==> flow/design.v <==
module debouncer #(
    parameter int DELAY = 'd5_000_000
) (
    input  logic clk_i,
    input  logic rst_ni,
    input  logic btn_i,
    output logic btn_db_o
);
  logic [$clog2(DELAY)-1:0] counter;
  logic state;
  always_ff @(posedge clk_i or negedge rst_ni) begin
    if (!rst_ni) begin
      counter <= '0;
    end else if (btn_i) begin
      counter <= '0;
    end else if (!btn_i) begin
      counter <= counter + 1;
    end else begin
      counter <= counter;
    end
  end
  always_ff @(posedge clk_i or negedge rst_ni) begin
    if (!rst_ni) begin
      state <= '0;
    end else if (btn_i) begin
      state <= '0;
    end else if (counter == DELAY - 1) begin
      state <= '1;
    end else begin
      state <= state;
    end
  end
  assign btn_db_o = state;
endmodule
module demux6 (
    input  logic [2:0] number_i,
    output logic [5:0] select_o
);
  always_comb begin
    unique case (number_i)
      'd1: select_o = 6'b000001;
      'd2: select_o = 6'b000010;
      'd3: select_o = 6'b000100;
      'd4: select_o = 6'b001000;
      'd5: select_o = 6'b010000;
      'd6: select_o = 6'b100000;
      default: select_o = '0;
    endcase
  end
endmodule
module huffman_led (
  input  logic [0:0]   btn_0_i,
  input  logic [0:0]   btn_1_i,
  output logic [2:0]   number_o,
  input  logic         clk_i,
  input  logic         rst_ni
);
  localparam logic [4:0] Start = 5'd1;
  localparam logic [4:0] Zero = 5'd2;
  localparam logic [4:0] ZeroZero = 5'd4;
  localparam logic [4:0] One = 5'd8;
  localparam logic [4:0] OneOne = 5'd16;
  typedef logic [4:0] state_t;
  state_t state_d, state_q;
  logic [2:0] number_o_d, number_o_q;
  assign number_o = number_o_q;
  always_ff @(posedge clk_i, negedge rst_ni) begin
    if (!rst_ni) begin
      state_q <= Start;
      number_o_q <= '0;
    end else begin
      state_q <= state_d;
      number_o_q <= number_o_d;
    end
  end
  always_comb begin
    state_d = state_q;
    number_o_d = number_o_q;
    unique case (state_q)
      Start: begin
        if (btn_0_i) begin
          state_d = Zero;
        end else if (btn_1_i) begin
          state_d = One;
        end
      end
      Zero: begin
        if (btn_0_i) begin
          state_d = ZeroZero;
        end else if (btn_1_i) begin
          state_d = Start;
          number_o_d = 3'd3;
        end
      end
      ZeroZero: begin
        if (btn_0_i) begin
          state_d = Start;
          number_o_d = 3'd1;
        end else if (btn_1_i) begin
          state_d = Start;
          number_o_d = 3'd2;
        end
      end
      One: begin
        if (btn_0_i) begin
          state_d = Start;
          number_o_d = 3'd4;
        end else if (btn_1_i) begin
          state_d = OneOne;
        end
      end
      OneOne: begin
        if (btn_0_i) begin
          state_d = Start;
          number_o_d = 3'd5;
        end else if (btn_1_i) begin
          state_d = Start;
          number_o_d = 3'd6;
        end
      end
      default: begin
        state_d = Start;
      end
    endcase
  end
endmodule
module huffman_top (   
    input logic clk_i,
    input logic btn_0_i,    
    input logic btn_1_i,
    input logic rst_btn_i,
    output logic [5:0] led_o   
);
  logic btn_0_db, btn_1_db;
  debouncer btn_0_debouncer (   
      .clk_i(clk_i),
      .rst_ni(rst_btn_i),
      .btn_i(btn_0_i),
      .btn_db_o(btn_0_db)
  );
  debouncer inv_btn_1_debouncer (
      .clk_i(clk_i),
      .rst_ni(rst_btn_i),
      .btn_i(btn_1_i),
      .btn_db_o(btn_1_db)
  );
  logic btn_0, btn_1;
  re_detector btn_0_re_detector (   
      .clk_i (clk_i),
      .rst_ni(rst_btn_i),
      .in_i  (btn_0_db),
      .out_o (btn_0)
  );
  re_detector btn_1_re_detector (
      .clk_i (clk_i),
      .rst_ni(rst_btn_i),
      .in_i  (btn_1_db),
      .out_o (btn_1)
  );
  logic [2:0] number;
  huffman_led led_rsm (   
      .btn_0_i(btn_0),
      .btn_1_i(btn_1),
      .number_o(number),
      .clk_i(clk_i),
      .rst_ni(rst_btn_i)
  );
  logic [5:0] inv_select;
  demux6 demux_led (   
      .number_i(number),
      .select_o(inv_select)
  );
  assign led_o = ~inv_select;
endmodule
module re_detector (
    input  logic clk_i,
    input  logic rst_ni,
    input  logic in_i,
    output logic out_o
);
  logic prev, prev_prev;
  always_ff @(posedge clk_i or negedge rst_ni) begin
    if (!rst_ni) begin
      prev <= '0;
      prev_prev <= '0;
    end else begin
      prev <= in_i;
      prev_prev <= prev;
    end
  end
  assign out_o = prev & !prev_prev;
endmodule
# Reports on huffman_top
# Tool output for the design above, in the order of the flow.
# Lines are those of the file above, counted from 1.
# Operators: Yosys type, input widths -> output width; for muxes data width and select width s.
# Cell names lack the library's common part.
# The mark - stands for no value.
# inputs
top_module	huffman_top
clock_port	clk_i
library	sky130hd
pvt_corner	tt_025C_1v80

# Word level
# Counts by Yosys on the flattened word-level netlist (proc, flatten, opt, wreduce; memories kept). Register bits leave out memories and registers merged into their read ports (data or address). Print and check cells are left out. Cells with the same type and inputs are merged into one.
# bits
ff_bits	60
latchBits	0
mem_bits_rw	0
rom_bits	0
clocked_rd_ports_x_width	0
memories	0
input_bits	4
word_cells	66
# classes
add_sub_neg	2
multipliers	0
n_div	0
compare	0
n_eq	20
shifts	0
mux	23
n_logic	3
reduce_logical	8
# ops
op	count
$add 23x1->23 const B	2
$eq 23x23->1 const B	2
$mux 23	2
$pmux 6 s6	1
$mux 5	7
$mux 3	7
$pmux 5 s4	1
$ne 3x3->1 const B	4
$pmux 3 s4	1
$eq 3x3->1 const B	3
$ne 2x2->1 const B	3
$eq 3x2->1 const B	2
$not 6->6	1
$reduce_and 6->1	1
$eq 5x1->1 const B	1
$eq 5x2->1 const B	1
$eq 5x3->1 const B	1
$eq 5x4->1 const B	1
$eq 5x5->1 const B	1
$reduce_bool 2->1	2
$reduce_bool 4->1	1
$mux 1	4
$eq 3x1->1 const B	1
$and 1x1->1	2
$logic_not 1->1	2
$reduce_and 2->1	1
$reduce_or 2->1	1

# Logic depth
# Yosys ltp: most cells in a row. Word level: on the elaborated netlist, between registers, memories and ports. Mapped: between sequential cells and ports; inverters and the memories' decode and read muxes count.
# depth
depth_word	5
ABC_AREA	0
mapped_depth	6

# Synthesis result
# The flow's flattened synthesis, as Yosys stat reports it; memories are mapped. The netlist is that of the ABC_AREA named above (0 if unset); the other value can give another one.
# Totals and module areas in this step are rounded.
# synth_totals
stdcells	319
mapped_area_um2	3060
sequential_area_um2	1580
ff_cells	63
# types
type	count
dfrtp_1	62
xnor2_1	14
a21oi_1	24
nor2_1	29
nand3_1	19
o21ai_0	19
nand2_1	24
or3_1	14
or4_1	11
xor2_1	8
nor4_1	11
o31ai_1	8
nand4_1	8
inv_1	13
clkbuf_1	8
and4_1	3
dfstp_2	1
ha_1	2
# Not listed: further types 25, cells in them 41.
# By module: a second synthesis without flattening, with its own total; a netlist apart from the flattened one above.
# unflattened
hier_cells	313
hier_area_um2	3080
# Each row is one instance without its submodules.
# modules
mod	instances	cells	mod_area_um2	seq_area_um2
debouncer	2	127	1220	601
huffman_led	1	41	430	201
re_detector	2	3	63.8	50.0
demux6	1	6	52.6	0.0
huffman_top	1	6	22.5	0.0

# Path before layout
# Source: OpenSTA report_checks on the synthesized netlist (no wires, ideal clock, input and output delay 20% of the period each), path of least setup slack; recovery checks are left aside. Register names are those of the netlist, which keeps one name where synthesis merged equal registers.
# synth_path
kind	register -> register
from	reg inv_btn_1_debouncer.counter[0]
to	reg inv_btn_1_debouncer.counter[20]
tclk_ns	1.8
setup_time_ns	0.078
t_arrival_ns	1.711
setup_slack_ns	0.011
delay_ns	1.789
path_stages	7
synth_period_reached_ns	1.789
# "delay_ns" is the arrival time less input delay plus setup time.
# "path_stages": output pins that drive a net of the path, with the launching flip-flop's if there is one; two outputs of one cell count as two.
# "synth_period_reached_ns" = period - worst setup slack (recovery checks aside). The figure is calculated, with input and output delays left at 20% of the set period.
# The rows between start and end are the longest chain of elaborated cells between them; the timing report does not say that the signal goes this way. Where chains are equally long, one stands for them.
# Each line given opens the expression or statement behind the cell; cells for indexed reads and writes are added by Yosys, which also makes memories of some case tables.
# At most two assigning lines are given for a register; there are more.
# synth_between
cell_sequence	dfrtp_1 > ha_1 > nand3_1 > or2_1 > clkbuf_1 > or4_1 > a21oi_1
elab_chain_cells	2
cells_between	2
cone_lines	2
classes_between	1 x add/sub; 1 x mux
# synth_lines
item	line_no	source
start: declaration	9	logic [$clog2(DELAY)-1:0] counter;
start: assignment	17	counter <= counter + 1;
start: assignment	19	counter <= counter;
$add 23x1->23	17
$mux 23	14	end else if (btn_i) begin
end: assignment	17
end: assignment	19
end: declaration	9

# Timing after layout
# From the final timing report of run 1: the path of least setup slack in the routed layout; clock arrival at registers is part of the times.
# layout_path
kind	register -> register
from	reg btn_0_debouncer.counter[9]
to	reg btn_0_debouncer.counter[20]
tclk_ns	1.55
setup_time_ns	0.07
t_arrival_ns	2.04
setup_slack_ns	-0.23
path_stages	6
# The rows between start and end are the longest chain of elaborated cells between them; the timing report does not say that the signal goes this way. Where chains are equally long, one stands for them.
# At most two assigning lines are given for a register; there are more.
# layout_between
cell_sequence	dfrtp_1 > buf_6 > nand4_4 > or4_4 > or4_4 > a21oi_2
elab_chain_cells	2
cells_between	2
cone_lines	2
classes_between	1 x add/sub; 1 x mux
# layout_lines
item	line_no	source
start: declaration	9	logic [$clog2(DELAY)-1:0] counter;
start: assignment	17	counter <= counter + 1;
start: assignment	19	counter <= counter;
$add 23x1->23	17
$mux 23	14	end else if (btn_i) begin
end: assignment	17
end: assignment	19
end: declaration	9

# 2 stored runs of huffman_top in the flow (synthesis by Yosys, layout by OpenROAD, sky130hd cells), in arbitrary order. Constraints: input delay and output delay 20% of the set period each, output load 0.01 pF.
# "period_less_ws_ns" is the run's clock period less its worst setup slack. It is reckoned from that one timing run; input and output delays stay at 20% of the period that was set.
# By "critical_path_time_ns" is meant the share of the clock period that the worst setup path is allowed (20% is reserved at inputs, 20% at outputs), minus its slack. Clock arrival times at its registers enter into it.
# "final_power_w" rests on the timing tool's default activity at the inputs, not on a simulated workload.
# Results are given in rounded form.
# Settings: - = not set for that run.
stored run	period_ns	CORE_UTILIZATION	PLACE_DENSITY_LB_ADDON	CORE_MARGIN	TNS_END_PERCENT	GPL_TIMING_DRIVEN	CTS_CLUSTER_SIZE	SLEW_MARGIN	MIN_ROUTING_LAYER	MAX_ROUTING_LAYER	CAP_MARGIN	synthesis_area_um2	dieArea_um2	final_cell_area_um2	utilization_pct	worst_setup_slack_ns	tns_setup_ns	holdWs_ns	final_power_w	period_less_ws_ns	critical_path_time_ns	critical_path_type
run 1	1.55	25	0.17	9	40	0	92	10	met2	met4	20	3060	16600	4040	33.6	-0.226	-2.22	0.358	0.0043	1.776	1.78	register -> register
run 2	1.16	40	-	2	-	-	-	20	-	-	20	3060	8380	5190	70.9	-0.587	-12.9	0.389	0.00495	1.747	1.75	register -> register
