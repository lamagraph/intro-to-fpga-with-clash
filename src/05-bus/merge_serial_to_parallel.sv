==> flow/design.v <==
module merge_parallel #(
    parameter int IN_WIDTH_1 = 3,
    parameter int IN_WIDTH_2 = 8,
    parameter int OUT_WIDTH  = IN_WIDTH_1 + IN_WIDTH_2   
) (
    input logic clk,
    input logic aresetn,
    input logic s_valid_1,
    output logic s_ready_1,
    input logic [IN_WIDTH_1-1:0] s_data_1,
    input logic s_valid_2,
    output logic s_ready_2,
    input logic [IN_WIDTH_2-1:0] s_data_2,
    output logic m_valid,
    input logic m_ready,
    output logic [OUT_WIDTH-1:0] m_data
);
  logic [OUT_WIDTH-1:0] data_ff;
  logic valid_1_ff, valid_2_ff;
  always_ff @(posedge clk or negedge aresetn) begin   
    if (~aresetn) begin
      data_ff <= '0;
    end else begin
      if (s_ready_1 & s_valid_1) begin
        data_ff[IN_WIDTH_1-1:0] <= s_data_1;
      end
      if (s_ready_2 & s_valid_2) begin
        data_ff[OUT_WIDTH-1:IN_WIDTH_1] <= s_data_2;
      end
    end
  end
  always_ff @(posedge clk or negedge aresetn) begin   
    if (~aresetn) begin
      valid_1_ff <= '0;
      valid_2_ff <= '0;
    end else begin
      if (s_ready_1 & s_valid_1) begin
        valid_1_ff <= '1;
      end
      if (s_ready_2 & s_valid_2) begin
        valid_2_ff <= '1;
      end
      if (m_valid & m_ready) begin
        valid_1_ff <= '0;
        valid_2_ff <= '0;
      end
    end
  end
  always_comb begin
    m_valid = valid_1_ff & valid_2_ff;
    s_ready_1 = ~valid_1_ff;
    s_ready_2 = ~valid_2_ff;
    m_data = data_ff;
  end
endmodule
module merge_serial_to_parallel #(
    parameter int WIDTH_1   = 3,
    parameter int WIDTH_2   = 8,
    parameter int OUT_WIDTH = WIDTH_1 + WIDTH_2
) (
    input logic clk,
    input logic aresetn,
    input  logic s_valid_1,
    output logic s_ready_1,
    input  logic s_data_1,
    input  logic s_valid_2,
    output logic s_ready_2,
    input  logic s_data_2,
    output logic m_valid,
    input logic m_ready,
    output logic [OUT_WIDTH-1:0] m_data
);
  logic s2p_1_valid, s2p_1_ready, s2p_2_valid, s2p_2_ready;
  logic [WIDTH_1-1:0] s2p_1_data;
  logic [WIDTH_2-1:0] s2p_2_data;
  serial_to_parallel #(
      .OUT_WIDTH(WIDTH_1)
  ) s2p_1 (
      .clk,
      .aresetn,
      .s_valid(s_valid_1),
      .s_ready(s_ready_1),
      .s_data (s_data_1),
      .m_valid(s2p_1_valid),
      .m_ready(s2p_1_ready),
      .m_data (s2p_1_data)
  );
  serial_to_parallel #(
      .OUT_WIDTH(WIDTH_2)
  ) s2p_2 (
      .clk,
      .aresetn,
      .s_valid(s_valid_2),
      .s_ready(s_ready_2),
      .s_data (s_data_2),
      .m_valid(s2p_2_valid),
      .m_ready(s2p_2_ready),
      .m_data (s2p_2_data)
  );
  merge_parallel #(
      .IN_WIDTH_1(WIDTH_1),
      .IN_WIDTH_2(WIDTH_2)
  ) merge (
      .clk,
      .aresetn,
      .s_valid_1(s2p_1_valid),
      .s_ready_1(s2p_1_ready),
      .s_data_1 (s2p_1_data),
      .s_valid_2(s2p_2_valid),
      .s_ready_2(s2p_2_ready),
      .s_data_2 (s2p_2_data),
      .m_valid,
      .m_ready,
      .m_data
  );
endmodule
module serial_to_parallel #(
    parameter int OUT_WIDTH = 8   
) (
    input logic clk,
    input logic aresetn,  
    input  logic s_valid,
    output logic s_ready,
    input  logic s_data,
    output logic m_valid,
    input logic m_ready,
    output logic [OUT_WIDTH-1:0] m_data
);
  logic [OUT_WIDTH-1:0] data_ff;
  logic [$clog2(OUT_WIDTH)-1:0] counter;   
  logic valid_ff;
  always_ff @(posedge clk or negedge aresetn) begin   
    if (~aresetn) begin
      data_ff <= '0;
    end else if (s_ready & s_valid) begin   
      data_ff <= {s_data, data_ff[OUT_WIDTH-1:1]};   
    end
  end
  always_ff @(posedge clk or negedge aresetn) begin   
    if (~aresetn) begin
      counter  <= '0;
      valid_ff <= 1'b0;
    end else if (s_ready & s_valid) begin
      counter <= counter + 1;
      if (counter == (OUT_WIDTH - 1)) begin
        valid_ff <= 1'b1;
        counter  <= '0;
      end else begin
        valid_ff <= 1'b0;
      end
    end
  end
  always_comb begin   
    m_valid = valid_ff;
    s_ready = ~(m_valid & ~m_ready);   
    m_data  = data_ff;
  end
endmodule
Tool chain data of merge_serial_to_parallel
The steps from the RTL of merge_serial_to_parallel to its reports follow in flow order.
Line numbers count from 1 in the design file above.
Operators carry their Yosys type and port widths (W data, S select, Z words).
Library cell names are shortened.
{ "setup": {"top_module": "merge_serial_to_parallel", "clk_port": "clk", "library": "sky130hd", "lib_corner": "tt_025C_1v80"} }

Elaborated design
Yosys after proc, flatten, opt, wreduce and memory -nomap, before mapping. Memory bits, and registers merged into a memory's read port (data or address), are not among the register bits. Print and check cells are not counted. Equal cells are merged and count once.
{ "bits": {"reg_bits": 31, "input_bits": 7, "out_inout_bits": 14, "word_cells": 36} }
{ "op_classes": {"addsub": 2, "equal": 2, "n_mux": 8, "n_logic": 12, "n_reduce_logical": 2} }
{ "op_table": {"columns": ["cell", "count"], "rows": [
  ["$and A1 B1 Y1", 8],
  ["$mux W1", 6],
  ["$not A1 Y1", 4],
  ["$reduce_bool A2 Y1", 2],
  ["$add A3 B1 Y3 const B", 1],
  ["$eq A3 B3 Y1 const B", 1],
  ["$mux W3", 1],
  ["$add A2 B1 Y2 const B", 1],
  ["$eq A2 B2 Y1 const B", 1],
  ["$mux W2", 1]
]} }

Logic depth
Depth = most cells in a row (Yosys ltp): at word level without a register or memory, in the mapped netlist without a sequential cell, where the memories' decode and read muxes count.
{ "depth": {"depth_word": 4, "ABC_AREA": 0, "depth_mapped": 4, "depth_no_buf": 4} }

Synthesis result
Yosys stat after the flow's synthesis: flattened, memories mapped to cells. It holds for the ABC_AREA given above (unset counts as 0); a run with the other value may have another netlist.
Totals and module areas in this step are rounded.
{ "types": {"columns": ["cell", "count", "area_total_um2"], "rows": [
  ["dfrtp_1", 31, 775.744],
  ["mux2_4", 18, 270.259],
  ["mux2_1", 9, 101.347],
  ["ha_1", 2, 25.024],
  ["nand2b_1", 4, 25.024],
  ["a21boi_2", 2, 22.522],
  ["buf_6", 2, 22.522],
  ["o21a_1", 2, 15.014],
  ["nand2_1", 3, 11.261],
  ["a22o_1", 1, 8.758],
  ["o2bb2ai_1", 1, 8.758],
  ["and2_2", 1, 7.507],
  ["nor2_1", 2, 7.507],
  ["nor2b_1", 1, 6.256],
  ["nand3_1", 1, 5.005]
]} }
{ "synth_totals": {"stdcells": 80, "mapped_area_um2": 1300, "seqArea_um2": 780, "ff_cells": 31, "buf_cells": 2} }
The figures by module come from a second, unflattened synthesis with its own total; it is not the netlist above.
{ "hier_totals": {"cells_unflattened": 82, "hier_area_um2": 1400} }
Each row is one instance without its submodules.
{ "modules": {"columns": ["module", "n_inst", "cells", "mod_area_um2", "seq_area_um2"], "rows": [
  ["serial_to_parallel (OUT_WIDTH=8)", 1, 31, 550, 300],
  ["merge_parallel", 1, 33, 540, 330],
  ["serial_to_parallel (OUT_WIDTH=3)", 1, 18, 280, 150],
  ["merge_serial_to_parallel", 1, 0, 0.0, 0.0]
]} }

Timing after synthesis
Source: OpenSTA report_checks on the synthesized netlist (no wires, ideal clock, input and output delay 20% of the period each), path of least setup slack; recovery checks are left aside. Register names are those of the netlist, which keeps one name where synthesis merged equal registers.
{ "synth_path": {"path_type": "register -> register", "startpoint": "register s2p_2.counter[0]", "endpoint": "register s2p_2.counter[2]", "clock_period_ns": 1.3, "setup_time_ns": 0.125, "launch_ns": 0.000, "arrival_ns": 1.059, "required_time_ns": 1.175, "path_slack_ns": 0.116, "delay_ns": 1.184, "path_stages": 4, "n_path_buf": 0, "period_less_setup_slack_ns": 1.184} }
"delay_ns" = arrival - input delay + setup time.
"path_stages": output pins that drive a net of the path, with the launching flip-flop's if there is one; two outputs of one cell count as two.
"period_less_setup_slack_ns" is the clock period less the worst setup slack; recovery checks do not enter. This is arithmetic on one report: input and output delays are still those of the set period (20% each).
The rows between start and end are the longest chain of elaborated cells between them; the timing report does not say that the signal goes this way. Where chains are equally long, one stands for them.
Each line given opens the expression or statement behind the cell; cells for indexed reads and writes are added by Yosys, which also makes memories of some case tables.
A register here has more assigning lines than the two given.
{ "synth_between": {"cell_sequence": "dfrtp_1 > ha_1 > ha_1 > mux2_4", "elab_chain_cells": 2, "cone_cells": 3, "lines_between": 2} }
{ "synth_rtl": {"columns": ["item", "line", "source"], "rows": [
  ["from (decl)", 130, "logic [$clog2(OUT_WIDTH)-1:0] counter;"],
  ["from (assign)", 141, "counter  <= '0;"],
  ["from (assign)", 144, "counter <= counter + 1;"],
  ["$add A3 B1 Y3", 144, null],
  ["$mux W3", 145, "if (counter == (OUT_WIDTH - 1)) begin"],
  ["to (assign)", 144, null],
  ["to (assign)", 147, "counter  <= '0;"],
  ["to (decl)", 130, null]
]} }

Timing after layout
From the final timing report of record 2: the path of least setup slack in the routed layout; clock arrival at registers is part of the times.
{ "layout_path": {"path_type": "register -> output", "startpoint": "register merge.valid_1_ff", "endpoint": "output port m_valid", "clock_period_ns": 1.99, "out_delay_ns": 0.40, "launch_ns": 0.28, "arrival_ns": 1.11, "required_time_ns": 1.59, "path_slack_ns": 0.48, "path_stages": 4, "n_path_buf": 2} }
The rows between start and end are the longest chain of elaborated cells between them; the timing report does not say that the signal goes this way. Where chains are equally long, one stands for them.
A register here has more assigning lines than the two given.
{ "layout_between": {"cell_sequence": "dfrtp_2 > buf_4 > and2_2 > clkbuf_2", "elab_chain_cells": 1, "cone_cells": 1, "lines_between": 1} }
{ "layout_rtl": {"columns": ["item", "line", "source"], "rows": [
  ["from (decl)", 19, "logic valid_1_ff, valid_2_ff;"],
  ["from (assign)", 34, "valid_1_ff <= '0;"],
  ["from (assign)", 38, "valid_1_ff <= '1;"],
  ["$and A1 B1 Y1", 50, "m_valid = valid_1_ff & valid_2_ff;"],
  ["to (decl)", 69, "output logic m_valid,"]
]} }

Wiki page: merge_serial_to_parallel / flow data

Below are 2 stored runs of the flow (Yosys, OpenROAD; platform sky130hd) on merge_serial_to_parallel, each with its settings and what was measured, unordered. Constraints: input delay and output delay 20% of the set period each, output load 0.01 pF.
"reached clock period": clock period set for the run, less the worst setup slack. It is reckoned from that one timing run; input and output delays stay at 20% of the period that was set.
"time on the worst setup path": the worst setup path's part of the clock period (all of it between registers, 20% less for each end at a port) less its slack. A launch clock that arrives late makes it longer, a capture clock that arrives late makes it shorter.
"power consumption" rests on the timing tool's default activity at the inputs, not on a simulated workload.
The results are shown rounded.

==> record 1: settings <==
{ "period_ns": 1.08, "CORE_UTILIZATION": 70, "SETUP_SLACK_MARGIN": 0.02, "PLACE_DENSITY_LB_ADDON": 0.18, "HOLD_SLACK_MARGIN": 0.17, "CORE_ASPECT_RATIO": 0.61, "CORE_MARGIN": 8, "CELL_PAD_IN_SITES_DETAIL_PLACEMENT": 1, "ABC_AREA": 0, "GPL_TIMING_DRIVEN": 1, "CTS_CLUSTER_SIZE": 12, "CTS_CLUSTER_DIAMETER": 143, "CAP_MARGIN": 20, "MIN_ROUTING_LAYER": "met2", "SLEW_MARGIN": 20 }
==> record 1: results <==
no final report: placement broke off with DPL-0033

==> record 2: settings <==
{ "period_ns": 1.99, "CORE_UTILIZATION": 24, "SETUP_SLACK_MARGIN": 0.54, "PLACE_DENSITY_LB_ADDON": 0.05, "CORE_MARGIN": 4, "CELL_PAD_IN_SITES_DETAIL_PLACEMENT": 2, "TNS_END_PERCENT": 60, "CTS_CLUSTER_DIAMETER": 312, "CAP_MARGIN": 15, "SLEW_MARGIN": 0, "MIN_ROUTING_LAYER": "met1" }
==> record 2: results <==
standard-cell area after routing: 1800 µm²
die footprint: 6700 µm²
utilization: 35 %
post-synthesis cell area: 1300 µm²
time on the worst setup path: 1.11 ns
critical path kind: register -> output
setup total negative slack: 0.000 ns
power consumption: 3.0 mW
worst hold slack: 0.43 ns
setup slack of the worst path: 0.48 ns
reached clock period: 1.509 ns
